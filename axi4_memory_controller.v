==> flow/design.v <==
`timescale 1ns/1ps
module axi4_memory_controller #(
  parameter ADDR_WIDTH = 32,
  parameter DATA_WIDTH = 32
)(
  input  wire                   ACLK,
  input  wire                   ARESETn,
  input  wire [ADDR_WIDTH-1:0] AWADDR,
  input  wire [7:0]            AWLEN,
  input  wire [2:0]            AWSIZE,
  input  wire [1:0]            AWBURST,
  input  wire                  AWVALID,
  output reg                   AWREADY,
  input  wire [DATA_WIDTH-1:0] WDATA,
  input  wire                  WVALID,
  input  wire                  WLAST,
  output reg                   WREADY,
  output reg [1:0]             BRESP,
  output reg                   BVALID,
  input  wire                  BREADY,
  input  wire [ADDR_WIDTH-1:0] ARADDR,
  input  wire [7:0]            ARLEN,
  input  wire [2:0]            ARSIZE,
  input  wire [1:0]            ARBURST,
  input  wire                  ARVALID,
  output reg                   ARREADY,
  output reg [DATA_WIDTH-1:0]  RDATA,
  output reg                   RVALID,
  output reg                   RLAST,
  input  wire                  RREADY,
  output reg  [ADDR_WIDTH-1:2] mem_addr,
  output reg                   mem_write_en,
  output reg  [DATA_WIDTH-1:0] mem_write_data,
  input  wire [DATA_WIDTH-1:0] mem_read_data
);
  localparam S_IDLE        = 3'b000;
  localparam S_WRITE_ADDR  = 3'b001;
  localparam S_WRITE_DATA  = 3'b010;
  localparam S_WRITE_RESP  = 3'b011;
  localparam S_READ_ADDR   = 3'b100;
  localparam S_READ_WAIT   = 3'b101;
  localparam S_READ_DATA   = 3'b110;
  reg [2:0] state;
  reg [7:0] burst_len;
  reg [7:0] burst_cnt;
  reg [ADDR_WIDTH-1:2] addr_reg;
  always @(posedge ACLK or negedge ARESETn) begin
    if (!ARESETn) begin
      AWREADY        <= 0;
      WREADY         <= 0;
      BVALID         <= 0;
      BRESP          <= 0;
      ARREADY        <= 0;
      RVALID         <= 0;
      RLAST          <= 0;
      RDATA          <= 0;
      mem_addr       <= 0;
      mem_write_en   <= 0;
      mem_write_data <= 0;
      burst_cnt      <= 0;
      burst_len      <= 0;
      addr_reg       <= 0;
      state          <= S_IDLE;
    end else begin
      AWREADY        <= 0;
      WREADY         <= 0;
      ARREADY        <= 0;
      RVALID         <= 0;
      RLAST          <= 0;
      BVALID         <= 0;
      mem_write_en   <= 0;
      case (state)
        S_IDLE: begin
          if (AWVALID) begin
            AWREADY   <= 1;
            addr_reg  <= AWADDR[ADDR_WIDTH-1:2];  
            burst_len <= AWLEN;
            burst_cnt <= 0;
            state     <= S_WRITE_DATA;
          end else if (ARVALID) begin
            ARREADY   <= 1;
            addr_reg  <= ARADDR[ADDR_WIDTH-1:2];
            burst_len <= ARLEN;
            burst_cnt <= 0;
            state     <= S_READ_WAIT;
          end
        end
        S_WRITE_DATA: begin
          if (WVALID) begin
            WREADY         <= 1;
            mem_addr       <= addr_reg + burst_cnt;
            mem_write_en   <= 1;
            mem_write_data <= WDATA;
            burst_cnt      <= burst_cnt + 1;
            if (WLAST) begin
              state <= S_WRITE_RESP;
            end
          end
        end
        S_WRITE_RESP: begin
          BVALID <= 1;
          BRESP  <= 2'b00;  
          if (BREADY) begin
            state <= S_IDLE;
          end
        end
        S_READ_WAIT: begin
          state <= S_READ_DATA;
        end
        S_READ_DATA: begin
          if (RREADY || !RVALID) begin
            mem_addr <= addr_reg + burst_cnt;
            RDATA    <= mem_read_data;
            RVALID   <= 1;
            RLAST    <= (burst_cnt == burst_len);
            burst_cnt <= burst_cnt + 1;
            if (burst_cnt == burst_len) begin
              state <= S_IDLE;
            end
          end
        end
      endcase
    end
  end
endmodule
Tool chain data of axi4_memory_controller
What the tools print for axi4_memory_controller, step after step. Lines are those of the file above, counted from 1. Operators: Yosys type, input widths -> output width; for muxes data width and select width s. Library cell names are shortened. A cell with - has no value.

Design top: axi4_memory_controller. Clock port: ACLK. Standard-cell library: sky130hd. Timing corner: tt_025C_1v80.

Word level
Counts by Yosys on the flattened word-level netlist (proc, flatten, opt, wreduce; memories kept). Register bits leave out memories and registers merged into their read ports (data or address). Print and check cells are left out. Cells with the same type and inputs are merged into one.

The figure for flip-flop bits (word level) is 149. For bits in latches the number is 0. The entry for bits in writable memories reads 0. Memory bits (read-only): 0. The entry for word width x clocked read ports reads 0. Under memories stands 0. For output and inout port bits the number is 103. Elaborated cells: 71.

For $add $sub $neg the number is 2. The figure for multiply operators is 0. For divide/modulo/power cells the number is 0. For $lt $le $gt $ge the number is 0. Equal/unequal tests: 11. The figure for shift-type cells is 0. Under muxes and demuxes stands 32. For bitwise logic cells the number is 0. The figure for reductions and logical operators is 13.

Operators with widths (number): $mux 30 (4); $pmux 30 s2 (1); $mux 8 (6); $add 30x8->30 (1); $pmux 8 s3 (1); $mux 3 (7); $pmux 3 s5 (1); $mux 1 (12); $ne 2x2->1 const B (5); $add 8x1->8 const B (1); $eq 8x8->1 (1); $reduce_and 7->1 (1); $reduce_and 2->1 (3); $eq 3x2->1 const B (2); $eq 3x3->1 const B (2); $reduce_bool 5->1 (1); $reduce_bool 2->1 (2); $reduce_and 4->1 (1); $ne 3x3->1 const B (1); $logic_not 3->1 (1); $reduce_and 3->1 (1); $reduce_bool 3->1 (1); $logic_or 1x1->1 (1); $logic_not 1->1 (1).

Longest topological paths
Longest topological path by Yosys (ltp), each cell counted once; first at word level (registers and memories cut), then after technology mapping (sequential cells cut; the memories' decode and read muxes count).

Under word-level depth stands 4. The entry for ABC_AREA reads 0. The figure for mapped depth is 10.

After synthesis
Source: synth_stat.txt of the flow (Yosys; design flattened, memories mapped). It holds for the ABC_AREA given above (unset counts as 0); a run with the other value may have another netlist.

Cell types: dfrtp_1 (number 149, area in all 3.73E+03 um^2); mux2_2 (number 65, area in all 731.952 um^2); mux2i_1 (number 39, area in all 390.374 um^2); nand2_1 (number 82, area in all 307.795 um^2); o21ai_0 (number 53, area in all 265.254 um^2); xnor2_1 (number 23, area in all 201.443 um^2); xor2_1 (number 18, area in all 157.651 um^2); ha_1 (number 9, area in all 112.608 um^2); nand4_1 (number 14, area in all 87.584 um^2); o21ai_1 (number 17, area in all 85.082 um^2); clkbuf_1 (number 17, area in all 63.811 um^2); buf_2 (number 10, area in all 50.048 um^2); nor2_1 (number 12, area in all 45.043 um^2); a211oi_2 (number 3, area in all 37.536 um^2); and2_1 (number 6, area in all 37.536 um^2); and3_1 (number 6, area in all 37.536 um^2); a21oi_1 (number 7, area in all 35.034 um^2); buf_4 (number 4, area in all 30.029 um^2).

Not listed: further types 33, cells in them 56.

For cells in the netlist the number is 590. Under mapped area stands 0.0068979 mm^2. For sequential part of the area the number is 0.0037549 mm^2. The figure for mapped flip-flops is 150. Buffer cells: 33.

Path before layout
OpenSTA on the mapped netlist: ideal clock, no wires. The path of least setup slack (recovery checks aside). Input and output delay are each 20% of the period. Register names are those of the netlist, which keeps one name where synthesis merged equal registers.

Path type: register to register. From: register burst_cnt[0]. To: register mem_addr[20]. Under period stands 2150 ps. Under setup time stands 83 ps. For launch time at the first pin the number is 0 ps. Arrival: 1946 ps. The entry for required time reads 2067 ps. Under setup slack stands 121 ps. Path delay: 2029 ps. Under driving pins on the path stands 11. For buffers on the path the number is 1. Synthesis period reached: 2029 ps.

"path delay" is the arrival time less input delay plus setup time. "driving pins on the path" counts driving pins, that of a launching flip-flop among them; a cell with two outputs on the path counts twice. "synthesis period reached" is the clock period less the worst setup slack; recovery checks do not enter. This is arithmetic on one report: input and output delays are still those of the set period (20% each). The rows between start and end are the longest chain of elaborated cells between them; the timing report does not say that the signal goes this way. Where chains are equally long, one stands for them. Each line given opens the expression or statement behind the cell; cells for indexed reads and writes are added by Yosys, which also makes memories of some case tables. A register here has more assigning lines than the two given.

Cells stage by stage: dfrtp_1 -> ha_1 -> inv_1 -> fa_1 -> nor2b_1 -> o2111ai_1 -> nand3_1 -> buf_2 -> nand4_1 -> xor2_1 -> o21ai_0. Under length of the longest elaborated chain stands 3. The figure for elaborated cells on any way between the ends is 4. Classes of those cells: add/sub: 1; mux: 3.

RTL lines, path post-synthesis: start, declared (line 45) `reg [7:0] burst_cnt;`; start, assigned (line 94) `burst_cnt      <= burst_cnt + 1;`; start, assigned (line 116) `burst_cnt <= burst_cnt + 1;`; $add 30x8->30 (line 112) `mem_addr <= addr_reg + burst_cnt;`; $mux 30 (line 111) `if (RREADY || !RVALID) begin`; $pmux 30 s2 (line 72) `case (state)`; end, assigned (line 91) `mem_addr       <= addr_reg + burst_cnt;`; end, assigned (line 112); end, declared (line 31) `output reg  [ADDR_WIDTH-1:2] mem_addr,`.

Worst path after layout
From the final timing report of flow run 1: the path of least setup slack in the routed layout; clock arrival at registers is part of the times. The path's times are printed in steps of 10 ps; the period is the one set.

Path type: register to register. From: register burst_cnt[0]. To: register mem_addr[20]. Under period stands 2280 ps. Under setup time stands 80 ps. For launch time at the first pin the number is 420 ps. Arrival: 2390 ps. The entry for required time reads 2630 ps. Under setup slack stands 230 ps. Under driving pins on the path stands 11. For buffers on the path the number is 1.

The rows between start and end are the longest chain of elaborated cells between them; the timing report does not say that the signal goes this way. Where chains are equally long, one stands for them. A register here has more assigning lines than the two given.

Cells stage by stage: dfrtp_1 -> ha_2 -> inv_2 -> fa_2 -> nor2b_4 -> o2111ai_4 -> nand3_4 -> clkbuf_16 -> nand4_1 -> xor2_1 -> o21ai_0. Under length of the longest elaborated chain stands 3. The figure for elaborated cells on any way between the ends is 4. Classes of those cells: add/sub: 1; mux: 3.

RTL lines, path after layout: start, declared (line 45) `reg [7:0] burst_cnt;`; start, assigned (line 94) `burst_cnt      <= burst_cnt + 1;`; start, assigned (line 116) `burst_cnt <= burst_cnt + 1;`; $add 30x8->30 (line 112) `mem_addr <= addr_reg + burst_cnt;`; $mux 30 (line 111) `if (RREADY || !RVALID) begin`; $pmux 30 s2 (line 72) `case (state)`; end, assigned (line 91) `mem_addr       <= addr_reg + burst_cnt;`; end, assigned (line 112); end, declared (line 31) `output reg  [ADDR_WIDTH-1:2] mem_addr,`.

Hand-over note for axi4_memory_controller

Measured results for axi4_memory_controller: 2 stored runs of the Yosys and OpenROAD flow on sky130hd. The settings differ; the order carries no meaning. The constraints put input and output delay at 20% of the set period each and load the outputs with 0.01 pF. "period reached" = clock period - worst setup slack. The figure is calculated, with input and output delays left at 20% of the set period. "time of the worst setup path" = time allowed to the worst setup path (clock period - input delay - output delay, where it has them) - its slack; a late launch clock adds to it, a late capture clock takes from it. "total design power": no workload was simulated; the value follows from the tool's default switching activity. "time of the worst setup path" is given in steps of 10 ps.

Flow run 1 has these settings: period_ns 2.28; CORE_UTILIZATION 46; SETUP_SLACK_MARGIN 0.2; PLACE_DENSITY_LB_ADDON 0.12; TNS_END_PERCENT 35; CTS_CLUSTER_SIZE 94; CAP_MARGIN 20; CORE_MARGIN 2; SLEW_MARGIN 20. For the sum of negative setup slack the run shows 0 ps. The post-synthesis cell area stands at 0.0068979 mm^2. The worst setup slack after layout is 234 ps. For the final utilization the run shows 71.5 %. The period reached comes to 2,046 ps. For the standard-cell area after routing the run shows 0.0104375 mm^2. The die size reads 0.0159909 mm^2. For the worst-case hold slack the run shows 415 ps. The total design power is 6,120 uW. The time of the worst setup path reads 2,050 ps. Class of the worst setup path: register to register.

Flow run 2 has these settings: period_ns 1.27; CORE_UTILIZATION 58; PLACE_DENSITY_LB_ADDON 0.24; CORE_ASPECT_RATIO 0.78; CORE_MARGIN 6; CELL_PAD_IN_SITES_DETAIL_PLACEMENT 2; ABC_AREA 1; GPL_ROUTABILITY_DRIVEN 0; CTS_CLUSTER_DIAMETER 174; CAP_MARGIN 20; SLEW_MARGIN 20. Outcome: incomplete, placement halted on a tool error.

End of note.
